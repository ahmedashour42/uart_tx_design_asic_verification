==> flow/design.v <==
module FSM (
    input clk,                
    input rst,                
    input Data_valid,         
    input ser_done,           
    input Par_en,             
    output reg [1:0] mux_sel,  
    output reg ser_en,        
    output reg Busy,
    output reg idle_data
);
    localparam IDLE = 3'b000,
                STR = 3'b001,
                DATA = 3'b010,
                PAR = 3'b011,
                STP = 3'b100;
    reg [3:0] current_state, next_state;
    always @(posedge clk or negedge rst) begin
        if (~rst) begin
            current_state <= IDLE;  
        end
        else begin
            current_state <= next_state;   
        end
    end
    always @(*) begin
        case (current_state)
            IDLE: begin
                if (Data_valid) begin
                    next_state = STR;   
                end
                else begin
                    next_state = IDLE;   
                end
            end
            STR: begin
                next_state = DATA;   
            end
            DATA: begin
                if (!ser_done) begin
                    next_state = DATA;   
                end
                else begin
                    if (Par_en) begin
                        next_state = PAR;   
                    end
                    else begin
                        next_state = STP;   
                    end
                end
            end
            PAR: begin
                next_state = STP;   
            end
            STP: begin
                next_state = IDLE;  
                        end      
            default: begin
                next_state = IDLE;   
            end
        endcase
    end
    always @(*) begin
        case (current_state)
            IDLE: begin
              idle_data=0;  
                Busy = 0;        
                ser_en = 0;      
                mux_sel = 2;     
            end
            STR: begin
                idle_data=0;
                Busy = 1;        
                ser_en = 1;      
                mux_sel = 0;     
            end
            DATA: begin
                idle_data=0;
                Busy = 1;        
                ser_en = 1;      
                mux_sel = 2;     
            end
            PAR: begin
                idle_data=0;  
                Busy = 1;        
                ser_en = 0;      
                mux_sel = 3;     
            end
            STP: begin
                idle_data=1;     
                Busy = 1;        
                ser_en = 0;      
                mux_sel = 1;     
            end
            default: begin
                idle_data=0;
                Busy = 0;        
                ser_en = 0;      
                mux_sel = 2;     
            end
        endcase
    end
endmodule
module Parity  #(parameter width = 8) (
    input clk,            
    input rst,            
    input Data_valid,     
    input [width-1:0] P_data,   
    input Par_type,       
    output wire Par_bit     
);
reg par;
    always @(posedge clk or negedge rst) begin
        if (rst == 0) begin
            par <= 0;
        end
        else begin
            if (Data_valid) begin
                if (Par_type) begin
                    par <= (^P_data) ? 0 : 1;
                end
                else begin
                    par <= (^P_data) ? 1 : 0;
                end
            end
        end
    end
assign Par_bit=par;
endmodule
module mux (
  input start_bit, stop_bit,
  input [1:0] mux_sel,
  input Par_bit, ser_data,
  output reg TX_out
);
  always @(*) begin
    case (mux_sel)
      2'b00: TX_out = start_bit;   
      2'b01: TX_out = stop_bit;    
      2'b10: TX_out = ser_data;    
      2'b11: TX_out = Par_bit;     
    endcase
  end
endmodule
module serializer #(parameter width = 8)  (
    input clk,                
    input rst,                
    input Data_valid,         
    input [width-1:0] P_data,       
    input ser_en, idle_data,           
    output ser_done,          
    output reg ser_data       
);
    integer counter;             
    reg [7:0] parrllel_data;     
    reg valid_reg;               
    always @(posedge clk or negedge rst) begin
        if (!rst) begin
            ser_data <= 1;       
            counter <= 0;        
            valid_reg <= 0;      
            parrllel_data<=0;
        end
        else begin
            if (Data_valid) begin
                valid_reg <= 1;
                parrllel_data <= P_data;
            end
            else if (valid_reg && ser_en) begin
                ser_data <= parrllel_data[counter];
                counter <= counter + 1;
            end
            else if (idle_data) begin
                            ser_data <= 1;    
            end
            if (counter == 8) begin
                counter <= 0;
            end
        end
    end
    assign ser_done = (counter == 8) ? 1 : 0;
endmodule
module top #(parameter width = 8) (
  input clk,                
  input rst,                
  input Data_valid,         
  input wire[width-1:0] P_data,   
  input Par_type,            
  input Par_en,              
  output wire Busy,          
  output wire TX_out         
);
  wire ser_en;               
  wire ser_done;             
  wire ser_data;             
  wire Par_bit;              
  wire [1:0] mux_sel;        
  wire start_bit;            
  wire stop_bit;     
  wire idle_data;         
  assign start_bit = 0;      
  assign stop_bit = 1;       
  Parity #(.width(width)) DUT_2 (
    .clk(clk),
    .rst(rst),
    .Data_valid(Data_valid),
    .P_data(P_data),
    .Par_type(Par_type),
    .Par_bit(Par_bit)
  );
  FSM  DUT_3 (
    .clk(clk),
    .rst(rst),
    .Data_valid(Data_valid),
    .ser_done(ser_done),
    .Par_en(Par_en),
    .mux_sel(mux_sel),
    .ser_en(ser_en),
    .Busy(Busy),
    .idle_data(idle_data)
  );
  mux DUT_4(
    .start_bit(start_bit),
    .stop_bit(stop_bit),
    .mux_sel(mux_sel),
    .Par_bit(Par_bit),
    .ser_data(ser_data),
    .TX_out(TX_out)
  );
  serializer  #(.width(width)) DUT_1 (
    .clk(clk),
    .rst(rst),
    .Data_valid(Data_valid),
    .P_data(P_data),
    .ser_en(ser_en),
    .ser_done(ser_done),
    .ser_data(ser_data),
    .idle_data(idle_data)
  );
endmodule
* Tool chain data of top
Tool output for the design above, in the order of the flow.
Line numbers count from 1 in the design file above.
Operators carry their Yosys type and port widths (W data, S select, Z words).
Library cell names are shortened.
The mark n/a stands for no value.
- Top :: top
- Clock port :: clk
- Library :: sky130hd
- Timing corner :: tt_025C_1v80

* Word-level counts
Source: Yosys, flattened and elaborated, memories not mapped. Widths are those after wreduce. Registers that Yosys merges into a memory's read port (data or address) are not register bits. Print and check cells do not count. Equal cells are merged and count once.
- Register bits after elaboration :: 47
- Bits of input ports :: 13
- Elaborated cells :: 46
- Add/sub/neg operators :: 1
- Eq/ne operators :: 9
- Shift operators :: 1
- Mux-type cells :: 18
- Bitwise logic cells :: 1
- Reduce/logical cells :: 10
** Operators by type and width (number)
- $mux W32 :: 3
- $add A32 B2 Y32 const B :: 1
- $eq A32 B5 Y1 const B :: 1
- $shiftx A8 B32 Y1 :: 1
- $pmux W4 S4 :: 1
- $mux W1 :: 10
- $eq A4 B2 Y1 const B :: 2
- $reduce_xor A8 Y1 :: 1
- $pmux W2 S3 :: 1
- $eq A2 B2 Y1 const B :: 2
- $reduce_and A2 Y1 :: 2
- $reduce_bool A2 Y1 :: 2
- $eq A4 B1 Y1 const B :: 1
- $eq A4 B3 Y1 const B :: 1
- $logic_not A4 Y1 :: 1
- $reduce_or A4 Y1 :: 1
- $pmux W1 S4 :: 1
- $mux W4 :: 1
- $mux W3 :: 1
- $eq A2 B1 Y1 const B :: 1
- $ne A2 B1 Y1 const B :: 1
- $logic_not A2 Y1 :: 1
- $reduce_or A2 Y1 :: 1
- $logic_and A1 B1 Y1 :: 1
- $not A1 Y1 :: 1

* Logic depth
Depth = most cells in a row (Yosys ltp): at word level without a register or memory, in the mapped netlist without a sequential cell, where the memories' decode and read muxes count.
- Word-level depth :: 7
- ABC_AREA :: 0
- Mapped depth :: 7
- Mapped depth without buffers :: 7

* Mapped cells and area
Source: synth_stat.txt of the flow (Yosys; design flattened, memories mapped). It holds for the ABC_AREA given above (unset counts as 0); a run with the other value may have another netlist.
- Standard cells after synthesis :: 203
- Mapped area :: 0.0023072 sq mm
- Flip-flops :: 48
- Buffer cells :: 3
** Cell types (number)
- dfrtp_1 :: 46
- xnor2_1 :: 34
- mux2_2 :: 9
- nand4_1 :: 10
- nand2_1 :: 16
- nand3_1 :: 11
- dfstp_2 :: 2
- and3_1 :: 8
- xor2_1 :: 5
- nor4_1 :: 6
- nor2_1 :: 9
- inv_1 :: 7
- mux4_1 :: 1
- ha_1 :: 2
- mux4_2 :: 1
- nor3_1 :: 4
- and2_1 :: 3
- nor4b_1 :: 2
Other cell types: 23; their cells: 27.
The figures by module come from a second, unflattened synthesis with its own total; it is not the netlist above.
- Cell total of the unflattened synthesis :: 206
- Area total of the unflattened synthesis :: 0.0024248 sq mm
Each row is one instance without its submodules.
** By module
- serializer #(width=8) :: times used 1, cells 177, area 0.0020657 sq mm, seq. area 0.0010523 sq mm
- FSM :: times used 1, cells 17, area 0.0001989 sq mm, seq. area 0.0001264 sq mm
- Parity #(width=8) :: times used 1, cells 9, area 0.0001301 sq mm, seq. area 0.000025 sq mm
- mux :: times used 1, cells 1, area 0.0000225 sq mm, seq. area 0 sq mm
- top :: times used 1, cells 2, area 0.0000075 sq mm, seq. area 0 sq mm

* Path before layout
OpenSTA on the mapped netlist: ideal clock, no wires. The path of least setup slack (recovery checks aside). Input and output delay are each 20% of the period. Register names are those of the netlist, which keeps one name where synthesis merged equal registers.
- Kind :: flip-flop to flip-flop
- Start :: register DUT_1.counter[0]
- End :: register DUT_1.counter[8]
- Period :: 2790 ps
- Setup time :: 125 ps
- Arrival :: 1529 ps
- Data required time :: 2665 ps
- Path slack :: 1136 ps
- Delay of the path :: 1654 ps
- Stages :: 8
- Buffers on the path :: 0
- Synthesis period reached :: 1654 ps
"delay of the path" = arrival - input delay + setup time.
"stages": output pins that drive a net of the path, with the launching flip-flop's if there is one; two outputs of one cell count as two.
"synthesis period reached" = period - worst setup slack (recovery checks aside). The figure is calculated, with input and output delays left at 20% of the set period.
The rows between start and end are the longest chain of elaborated cells between them; the timing report does not say that the signal goes this way. Where chains are equally long, one stands for them.
A line is the first line of the expression or statement that the cell stems from. Yosys adds cells for indexed reads and writes and turns some case tables into memories.
A register here has more assigning lines than the two given.
- Path through :: dfrtp_1 > inv_1 > ha_1 > nor4b_1 > nand4_1 > nor2_2 > o2111ai_1 > xnor2_1
- Cells in the longest elaborated chain :: 4
- Elaborated cells between the ends (all ways) :: 8
- Those cells by class :: add/sub (1); eq/ne (2); mux (3); reduce/logical (2)
** RTL lines, path post-synthesis
- start, declared :: line 154 : integer counter;
- start, assigned :: line 160 : counter <= 0;
- start, assigned :: line 171 : counter <= counter + 1;
- $add A32 B2 Y32 :: line 171
- $mux W32 :: line 169 : else if (valid_reg && ser_en) begin
- $mux W32 :: line 165 : if (Data_valid) begin
- $mux W32 :: line 176 : if (counter == 8) begin
- end, assigned :: line 171
- end, assigned :: line 177 : counter <= 0;
- end, declared :: line 154

* Timing after layout
From the final timing report of run 1: the path of least setup slack in the routed layout; clock arrival at registers is part of the times.
The path's times are printed in steps of 10 ps; the period is the one set.
- Kind :: flip-flop to output port
- Start :: register DUT_3.current_state
- End :: output port Busy
- Period :: 2750 ps
- Arrival :: 1640 ps
- Data required time :: 2200 ps
- Path slack :: 560 ps
- Stages :: 4
- Buffers on the path :: 1
Where an end lacks its bit number, it is one bit of the signal, or one of the new flip-flops if synthesis recoded a state register.
- Path through :: dfrtp_1 > or2_2 > or3_1 > dlygate4sd2_1
** RTL lines, path after layout
- start, declared :: line 17 : reg [3:0] current_state, next_state;
- start, assigned :: line 20 : current_state <= IDLE;
- start, assigned :: line 23 : current_state <= next_state;
- end, declared :: line 190 : output wire Busy,
Chain of elaborated cells between the ends: none given.

Wiki page: top / flow data

2 stored runs of top in the flow (synthesis by Yosys, layout by OpenROAD, sky130hd cells), in arbitrary order. Constraints: input delay and output delay 20% of the set period each, output load 0.01 pF.
"achieved clock period" = clock period - worst setup slack. The figure is calculated, with input and output delays left at 20% of the set period.
"time used up by the worst setup path" is the time allowed to the run's worst setup path (the clock period less input and output delay, where it has them) less its slack. Clock arrival times count: a late capture clock shortens it, a late launch clock lengthens it.
By "overall power" is meant OpenSTA's value without simulated activity: inputs other than the clock are taken to toggle once in ten clock periods, and the tool carries that through the logic.
"time used up by the worst setup path" is known to 10 ps.

** Run 1
- Settings :: period_ns=2.75; CORE_UTILIZATION=25; SETUP_SLACK_MARGIN=0.42; PLACE_DENSITY_LB_ADDON=0.19; CORE_ASPECT_RATIO=1.02; CELL_PAD_IN_SITES_GLOBAL_PLACEMENT=2; CELL_PAD_IN_SITES_DETAIL_PLACEMENT=1; TNS_END_PERCENT=55; CTS_CLUSTER_DIAMETER=125; MAX_ROUTING_LAYER=met4; CAP_MARGIN=20; CORE_MARGIN=2; SLEW_MARGIN=20
- Achieved clock period :: 2,191 ps
- Die outline area :: 0.0100131 sq mm
- Utilization after layout :: 30.2 %
- Standard-cell area after routing :: 0.0027226 sq mm
- Setup slack of the critical path :: 559 ps
- Setup TNS :: 0 ps
- Time used up by the worst setup path :: 1,640 ps
- Type of the worst setup path :: flip-flop to output port
- Synthesized cell area :: 0.0023072 sq mm
- Overall power :: 1.707 mW

** Run 2
- Settings :: period_ns=1.65; CORE_UTILIZATION=37; PLACE_DENSITY_LB_ADDON=0.28; HOLD_SLACK_MARGIN=-0.08; CELL_PAD_IN_SITES_GLOBAL_PLACEMENT=0; CELL_PAD_IN_SITES_DETAIL_PLACEMENT=0; TNS_END_PERCENT=65; GPL_ROUTABILITY_DRIVEN=0; CAP_MARGIN=20; MIN_ROUTING_LAYER=met1; CORE_MARGIN=2; SLEW_MARGIN=20
- Time used up by the worst setup path :: 1,380 ps
- Type of the worst setup path :: flip-flop to output port
- Die outline area :: 0.0068832 sq mm
- Achieved clock period :: 1,706 ps
- Setup TNS :: -69 ps
- Standard-cell area after routing :: 0.0031705 sq mm
- Synthesized cell area :: 0.0023072 sq mm
- Utilization after layout :: 52.9 %
- Overall power :: 2.884 mW
- Setup slack of the critical path :: -56 ps
